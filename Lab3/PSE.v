==> flow/design.v <==
module PSE ( clk,reset,Xin,Yin,point_num,valid,Xout,Yout);
input clk;
input reset;
input [9:0] Xin;
input [9:0] Yin;
input [2:0] point_num;
output 		valid;
output[9:0] Xout;
output[9:0] Yout;
parameter	[1:0] IDLE		= 2'b00,
				  INPUT 	= 2'b01,
				  PROCESS 	= 2'b10,
				  OUTPUT 	= 2'b11;
reg 			  valid;
reg 		[1:0] current_state, next_state;
reg			[9:0] Xout;
reg 		[9:0] Yout;
reg 		[9:0] x_a[7:0];
reg 		[9:0] y_a[7:0];
reg 		[9:0] xout_a[6:0];
reg 		[9:0] yout_a[6:0];
reg 		[2:0] index;
reg			input_over;
reg 		output_over;
reg 		process_over;
reg			[10:0] Ax, Ay, Bx, By, neg_multiplicand; 
reg 		[22:0] AxBy, BxAy;
reg 		[2:0] position; 
reg 		[2:0] i; 
reg 		[3:0] k; 
initial
begin
	index = 0;
end
	always@(posedge clk or posedge reset)begin
		if(reset)begin
			current_state <= INPUT;
		end
		else begin
			current_state <= next_state;
		end
	end
	always @(current_state or input_over or process_over or output_over) begin
		case(current_state)
			IDLE: next_state = current_state;
			INPUT:begin
				if(input_over)
					next_state = PROCESS;
				else 
					next_state = INPUT;
			end
			PROCESS:begin
				if(process_over)
					next_state = OUTPUT;
				else 
					next_state = PROCESS;
			end
			OUTPUT:begin
				if(output_over)
					next_state = INPUT;
				else 
					next_state = OUTPUT;
			end
			default: next_state = current_state;
		endcase  
	end
	always@(posedge clk)begin
		if(current_state == INPUT && ~input_over && ~reset)begin
			process_over = 0;
			output_over = 0;
			valid = 0; 
			x_a[index] = Xin;
			y_a[index] = Yin;
			xout_a[0] = x_a[0];
			yout_a[0] = y_a[0];
			index = index + 1;
			if(index == point_num)begin
				input_over = 1;
				index = 1;
				position = 1;
				i=1;
			end
			else 
				input_over = 0;
		end
		else if(current_state == PROCESS && ~process_over && ~reset)begin
			input_over = 0;
			output_over = 0;
			Ax = x_a[index] - x_a[0];
			Ay = y_a[index] - y_a[0];
			case(i)
				3'b000:begin
					Bx = Bx;
					By = By;
				end
				3'b001:begin
					Bx = x_a[1] - x_a[0];
					By = y_a[1] - y_a[0];
				end
				3'b010:begin
					Bx = x_a[2] - x_a[0];
					By = y_a[2] - y_a[0];
				end
				3'b011:begin
					Bx = x_a[3] - x_a[0];
					By = y_a[3] - y_a[0];
				end
				3'b100:begin
					Bx = x_a[4] - x_a[0];
					By = y_a[4] - y_a[0];
				end
				3'b101:begin
					Bx = x_a[5] - x_a[0];
					By = y_a[5] - y_a[0];
				end
				3'b110:begin
					Bx = x_a[6] - x_a[0];
					By = y_a[6] - y_a[0];
				end
				3'b111:begin
					Bx = Bx;
					By = By;
				end
				default:begin
					Bx = Bx;
					By = By;
				end	
			endcase
			if(i!=index)begin
				AxBy[22:0] = {11'b0,By[10:0],1'b0};
				neg_multiplicand = (~Ax)+1;
				for(k=0;k<11;k=k+1)begin
					case(AxBy[1:0])
						2'b01: AxBy[22:12] = AxBy[22:12] + Ax[10:0];
						2'b10: AxBy[22:12] = AxBy[22:12] + neg_multiplicand;
						default: AxBy = AxBy;
					endcase  
					if(AxBy[22] == 1'b1) 
						AxBy = {1'b1, AxBy[22:1]};
					else 
						AxBy = AxBy >> 1;
				end
				BxAy[22:0] = {11'b0,Ay[10:0],1'b0};
				neg_multiplicand = (~Bx)+1;
				for(k=0;k<11;k=k+1)begin
					case(BxAy[1:0])
						2'b01: BxAy[22:12] = BxAy[22:12] + Bx[10:0];
						2'b10: BxAy[22:12] = BxAy[22:12] + neg_multiplicand;
						default:BxAy = BxAy;
					endcase  
					if(BxAy[22]==1'b1)
						BxAy = {1'b1, BxAy[22:1]};
					else
						BxAy = BxAy >> 1;
				end
				case({AxBy[22],BxAy[22]})
					2'b00:begin
						if(AxBy > BxAy) 
							position = position + 1;
						else
							position = position;
					end
					2'b01:position = position + 1;
					2'b10:position = position;
					2'b11:begin
						if(AxBy > BxAy) 
							position = position + 1;
						else
							position = position;
					end
					default:position = position;
				endcase
			end
			i = i + 1;
			if(i == point_num)begin 
				xout_a[position] = x_a[index];
				yout_a[position] = y_a[index];
				i=1;	
				position = 1;
				index = index + 1;	
				if(index == point_num)begin
					process_over = 1;
					index = 0;
				end				
				else
					process_over = 0;			
			end
			else begin
				process_over = 0;
				index = index;
				position = position;
				i = i;
			end
		end
		else if(current_state == OUTPUT && ~output_over && ~reset)begin
			input_over = 0;
			process_over = 0;
			valid = 1;
			Xout = xout_a[index];
			Yout = yout_a[index];
			index = index + 1;
			if(index == point_num)begin
				output_over = 1;
				index = 0;
			end
			else	
				output_over = 0;
		end
		else begin
			input_over = 0;
			process_over = 0;
			output_over = 0;
		end
	end
endmodule
# Tool chain data of PSE
# The steps from the RTL of PSE to its reports follow in flow order.
# Line numbers count from 1 in the design file above.
# Operators: Yosys type, input widths -> output width; for muxes data width and select width s.
# Library cell names are shortened.
# A cell with -- has no value.
dict set report inputs {
  top_module {PSE}
  clock_port {clk}
  lib {sky130hd}
  corner {tt_025C_1v80}
}

# Word-level counts
# Yosys after proc, flatten, opt, wreduce and memory -nomap, before mapping. Print and check cells are not counted. Equal cells are merged and count once.
dict set report op_classes {
  muxes 237
  eq_ne 71
  compare 1
  n_div 0
  logic 17
  n_addsub 59
  shifts 0
  reduce_and_logical 46
  multipliers 0
}
# cell count
set op_table {}
lappend op_table {{$mux 23} 88}
lappend op_table {{$mux 11} 72}
lappend op_table {{$add 11x11->11} 40}
lappend op_table {{$pmux 11 s2} 20}
lappend op_table {{$mux 10} 26}
lappend op_table {{$pmux 10 s8} 2}
lappend op_table {{$sub 10x10->11} 14}
lappend op_table {{$pmux 11 s7} 2}
lappend op_table {{$pmux 10 s7} 2}
lappend op_table {{$reduce_or 7->1} 8}
lappend op_table {{$mux 3} 17}
lappend op_table {{$eq 2x2->1 const B} 24}
lappend op_table {{$eq 2x1->1 const B} 22}
lappend op_table {{$pmux 10 s2} 2}
lappend op_table {{$eq 3x3->1 const B} 11}
lappend op_table {{$reduce_and 4->1} 6}
lappend op_table {{$gt 23x23->1} 1}
lappend op_table {{$add 11x1->11 const B} 2}
lappend op_table {{$not 11->11} 2}
lappend op_table {{$reduce_and 2->1} 11}
lappend op_table {{$eq 3x2->1 const B} 6}
lappend op_table {{$not 1->1} 15}
lappend op_table {{$add 3x1->3 const B} 3}
lappend op_table {{$eq 3x1->1 const B} 3}
lappend op_table {{$logic_not 3->1} 3}
lappend op_table {{$pmux 3 s3} 1}
lappend op_table {{$logic_and 1x1->1} 6}
lappend op_table {{$reduce_bool 2->1} 3}
# Other operator kinds: 12; their cells: 19.
dict set report word_totals {
  latchBits 0
  output_inout_bits 21
  mem_bits_rw 0
  regBits 357
  input_bits 25
  mem_bits_ro 0
  memories 0
  clocked_rd_ports_x_width 0
  elab_cells 473
}

# Longest topological paths
# Depth = most cells in a row (Yosys ltp): at word level without a register or memory, in the mapped netlist without a sequential cell, where the memories' decode and read muxes count.
dict set report depth {
  word_depth 117
  ABC_AREA 0
  mapped_depth 102
  depth_no_buf 99
}

# Netlist
# Yosys stat after the flow's synthesis: flattened, memories mapped to cells. It holds for the ABC_AREA given above (unset counts as 0); a run with the other value may have another netlist.
dict set report mapped {
  seq_area_um2 10696.5
  cells 3326
  ff_cells 358
  mapped_area_um2 31328.8
}
# cell count area_total_um2
set by_type {}
lappend by_type {edfxtp_1 351 1.05E+04}
lappend by_type {ha_1 296 3.7E+03}
lappend by_type {xnor2_1 278 2.43E+03}
lappend by_type {nand2_1 439 1647.83}
lappend by_type {mux2_2 137 1542.73}
lappend by_type {a21oi_1 223 1116.07}
lappend by_type {xor2_1 94 823.29}
lappend by_type {nor2_1 207 776.995}
lappend by_type {inv_1 173 649.373}
lappend by_type {a21o_1 81 608.083}
lappend by_type {o21ai_0 121 605.581}
lappend by_type {a222oi_1 60 600.576}
lappend by_type {clkbuf_1 145 544.272}
lappend by_type {o21bai_1 70 525.504}
lappend by_type {fa_1 24 480.461}
lappend by_type {nor2b_1 56 350.336}
lappend by_type {o21a_1 38 285.274}
lappend by_type {a31oi_1 43 269.008}
# Other cell types: 82; their cells: 490.

# Path before layout
# Path of least setup slack by OpenSTA after synthesis, without wires, with an ideal clock, recovery checks aside; 20% of the period is set as input and as output delay. Where synthesis merged equal registers, the netlist keeps one of their names.
dict set report synth_timing {
  kind {register -> register}
  from {register index[2]}
  to {register xout_a[0][0]}
  arrival_ps 21078
  t_first_pin_ps 0
  n_path_buf 6
  setup_time_ps 454
  path_stages 87
  period_ps 20100
  required_time_ps 19646
  delay_ps 21532
  slack_ps -1432
  period_less_setup_slack_ps 21532
}
# "delay_ps" is the arrival time less input delay plus setup time.
# "path_stages": output pins that drive a net of the path, with the launching flip-flop's if there is one; two outputs of one cell count as two.
# "period_less_setup_slack_ps" = period - worst setup slack (recovery checks aside). The figure is calculated, with input and output delays left at 20% of the set period.
# Between the ends stands the longest chain of elaborated cells between them, by number of cells; it is not shown to be the way that was timed. Of several equally long chains one is given.
# A line is the first line of the expression or statement that the cell stems from. Yosys adds cells for indexed reads and writes and turns some case tables into memories.
# A register here has more assigning lines than the two given.
# Only ways into the end's enable, where the timed path ends, are counted here.
dict set report synth_via {
  path_cell_list {edfxtp_1 -> clkbuf_1 -> inv_1 -> ha_1 -> clkbuf_1 -> nor4_1 -> nor2b_1 -> clkbuf_1 -> buf_1 -> a21oi_1 -> ha_1 -> clkbuf_1 -> a211oi_1 -> a211o_1 -> a211oi_1 -> clkbuf_1 -> xnor2_1 -> ha_1 -> [51 not listed] -> a21oi_1 -> xor2_1 -> nor2_1 -> xor2_2 -> ha_1 -> a21oi_1 -> xnor2_1 -> nand2b_1 -> xnor2_1 -> ha_1 -> inv_1 -> o21ai_0 -> a2111oi_0 -> nor2_1 -> a22o_1 -> a22o_1 -> a22o_1 -> o41ai_1}
  elab_chain_len 114
  cone_cells 289
  cone_classes {add/sub: 43; compare: 1; eq/ne: 51; mux: 187; logic: 1; reduce/logical: 6}
}
# element line
set synth_rtl {}
lappend synth_rtl {{start: declaration} 22} ;# reg [2:0] index;
lappend synth_rtl {{start: assignment} 76} ;# index = index + 1;
lappend synth_rtl {{start: assignment} 180} ;# index = index + 1;
lappend synth_rtl {{$eq 3x3->1} 89} ;# Ax = x_a[index] - x_a[0];
lappend synth_rtl {{$pmux 10 s8} 89}
lappend synth_rtl {{$mux 10} 86} ;# else if(current_state == PROCESS && ~process_over && ~reset)begin
lappend synth_rtl {{$mux 10} 68} ;# if(current_state == INPUT && ~input_over && ~reset)begin
lappend synth_rtl {{$sub 10x10->11} 89}
lappend synth_rtl {{$not 11->11} 131} ;# neg_multiplicand = (~Ax)+1;
lappend synth_rtl {{$add 11x1->11} 131}
lappend synth_rtl {{[100 not listed]} --}
lappend synth_rtl {{$pmux 3 s3} 156} ;# case({AxBy[22],BxAy[22]})
lappend synth_rtl {{$mux 3} 129} ;# if(i!=index)begin
lappend synth_rtl {{$mux 3} 86}
lappend synth_rtl {{$mux 3} 68}
lappend synth_rtl {{$logic_not 3->1} 176} ;# xout_a[position] = x_a[index];
lappend synth_rtl {{$reduce_bool 2->1} --}
lappend synth_rtl {{$reduce_and 3->1} --}
lappend synth_rtl {{end: assignment} 74} ;# xout_a[0] = x_a[0];
lappend synth_rtl {{end: assignment} 176}
lappend synth_rtl {{end: declaration} 20} ;# reg [9:0] xout_a[6:0];

# Path in the finished layout
# From the final timing report of run 2: the path of least setup slack in the routed layout; clock arrival at registers is part of the times.
# The path's times are printed in steps of 10 ps; the period is the one set.
dict set report layout_timing {
  kind {register -> register}
  from {register i[0]}
  to {register xout_a[1][3]}
  slack_ps 970
  setup_time_ps 280
  required_time_ps 21060
  path_stages 93
  period_ps 20800
  t_first_pin_ps 550
  arrival_ps 20090
  n_path_buf 8
}
# Between the ends stands the longest chain of elaborated cells between them, by number of cells; it is not shown to be the way that was timed. Of several equally long chains one is given.
# A register here has more assigning lines than the two given.
dict set report layout_via {
  path_cell_list {edfxtp_1 -> buf_4 -> ha_1 -> and2_1 -> or4_4 -> buf_12 -> nor2_1 -> a31oi_1 -> buf_4 -> ha_1 -> a21o_1 -> a21o_1 -> or3_4 -> a221oi_4 -> buf_6 -> o2111ai_2 -> buf_6 -> xnor2_1 -> [57 not listed] -> ha_1 -> or3_1 -> nand3_1 -> a21boi_1 -> ha_1 -> o21ai_0 -> nand2b_1 -> a21oi_1 -> o21ai_2 -> a2111oi_4 -> buf_4 -> o21a_1 -> a22oi_1 -> o21ai_1 -> buf_4 -> or3b_2 -> nor2_4 -> clkbuf_16}
  elab_chain_len 113
  cone_cells 289
  cone_classes {add/sub: 42; compare: 1; eq/ne: 53; mux: 187; logic: 1; reduce/logical: 5}
}
# element line
set layout_rtl {}
lappend layout_rtl {{start: declaration} 29} ;# reg [2:0] i;
lappend layout_rtl {{start: assignment} 174} ;# i = i + 1;
lappend layout_rtl {{start: assignment} 192} ;# i = i;
lappend layout_rtl {{$eq 3x3->1} 91} ;# case(i)
lappend layout_rtl {{$reduce_or 2->1} --}
lappend layout_rtl {{$pmux 11 s7} 91}
lappend layout_rtl {{$mux 11} 86} ;# else if(current_state == PROCESS && ~process_over && ~reset)begin
lappend layout_rtl {{$mux 11} 68} ;# if(current_state == INPUT && ~input_over && ~reset)begin
lappend layout_rtl {{$not 11->11} 144} ;# neg_multiplicand = (~Bx)+1;
lappend layout_rtl {{$add 11x1->11} 144}
lappend layout_rtl {{[99 not listed]} --}
lappend layout_rtl {{$mux 3} 158} ;# if(AxBy > BxAy)
lappend layout_rtl {{$pmux 3 s3} 156} ;# case({AxBy[22],BxAy[22]})
lappend layout_rtl {{$mux 3} 129} ;# if(i!=index)begin
lappend layout_rtl {{$mux 3} 86}
lappend layout_rtl {{$mux 3} 68}
lappend layout_rtl {{$eq 3x1->1} 176} ;# xout_a[position] = x_a[index];
lappend layout_rtl {{$reduce_and 4->1} --}
lappend layout_rtl {{end: assignment} 176}
lappend layout_rtl {{end: declaration} 20} ;# reg [9:0] xout_a[6:0];

Hand-over note for PSE

Measured results for PSE: 2 stored runs of the Yosys and OpenROAD flow on sky130hd. The settings differ; the order carries no meaning. The constraints put input and output delay at 20% of the set period each and load the outputs with 0.01 pF.
"achieved_period_ps" is the run's clock period less its worst setup slack. It is reckoned from that one timing run; input and output delays stay at 20% of the period that was set.
"worstPathTime_ps" means the part of the period allowed to the worst setup path (the constraints hold back 20% at inputs and 20% at outputs) less its slack; where the path has registers, the arrival times of their clocks count too.
"power_uw" is the tool's figure for a default switching activity; nothing was simulated.
"worstPathTime_ps" is known to 10 ps.

# run 1
==> flow/run.sh <==
#!/bin/bash
# the make line also repeats the synthesis and layout settings of config.mk as NAME=value (left out here)
make -C /OpenROAD-flow-scripts/flow DESIGN_CONFIG=/design/flow/config.mk WORK_HOME=/design/flow/orfs CLKGATE_MAP_FILE= finish
==> flow/config.mk <==
export PLATFORM = sky130hd
export DESIGN_NAME = PSE
export DESIGN_NICKNAME = PSE
export VERILOG_FILES = /design/flow/design.v
export SDC_FILE = /design/flow/constraint.sdc
export NUM_CORES = 4
export LEC_CHECK = 0
export ABC_AREA = 1
export CAP_MARGIN = 10
export CELL_PAD_IN_SITES_DETAIL_PLACEMENT = 2
export CELL_PAD_IN_SITES_GLOBAL_PLACEMENT = 2
export CORE_MARGIN = 2
export CORE_UTILIZATION = 64
export CTS_CLUSTER_DIAMETER = 355
export MAX_ROUTING_LAYER = met4
export MIN_ROUTING_LAYER = met2
export PLACE_DENSITY_LB_ADDON = 0.15
export SLEW_MARGIN = 20
==> flow/constraint.sdc <==
create_clock -name core_clock -period 16.4 [get_ports {clk}]
set_input_delay 3.2800 -clock core_clock [delete_from_list [all_inputs] [get_ports {clk}]]
set_output_delay 3.2800 -clock core_clock [all_outputs]
set_load 0.01 [all_outputs]

==> run 1: results <==
outcome="incomplete, placement halted on FLW-0024"

# run 2
==> flow/run.sh <==
#!/bin/bash
# the make line also repeats the synthesis and layout settings of config.mk as NAME=value (left out here)
make -C /OpenROAD-flow-scripts/flow DESIGN_CONFIG=/design/flow/config.mk WORK_HOME=/design/flow/orfs CLKGATE_MAP_FILE= finish
==> flow/config.mk <==
export PLATFORM = sky130hd
export DESIGN_NAME = PSE
export DESIGN_NICKNAME = PSE
export VERILOG_FILES = /design/flow/design.v
export SDC_FILE = /design/flow/constraint.sdc
export NUM_CORES = 4
export LEC_CHECK = 0
export CAP_MARGIN = 20
export CELL_PAD_IN_SITES_GLOBAL_PLACEMENT = 3
export CORE_ASPECT_RATIO = 1.64
export CORE_MARGIN = 2
export CORE_UTILIZATION = 40
export GPL_ROUTABILITY_DRIVEN = 1
export GPL_TIMING_DRIVEN = 1
export HOLD_SLACK_MARGIN = 0.14
export SLEW_MARGIN = 20
==> flow/constraint.sdc <==
create_clock -name core_clock -period 20.8 [get_ports {clk}]
set_input_delay 4.1600 -clock core_clock [delete_from_list [all_inputs] [get_ports {clk}]]
set_output_delay 4.1600 -clock core_clock [all_outputs]
set_load 0.01 [all_outputs]

==> run 2: results <==
final_util_pct=46.2
final_hold_ws_ps=429
total_negative_slack_ps=0
final_die_area_um2=80645.6
power_uw=1448
achieved_period_ps=19828
ws_setup_ps=972
post_route_stdcell_area_um2=35870.7
synth_chip_area_um2=31328.8
worstPathTime_ps=19830
critical_path_type="register -> register"

End of note.
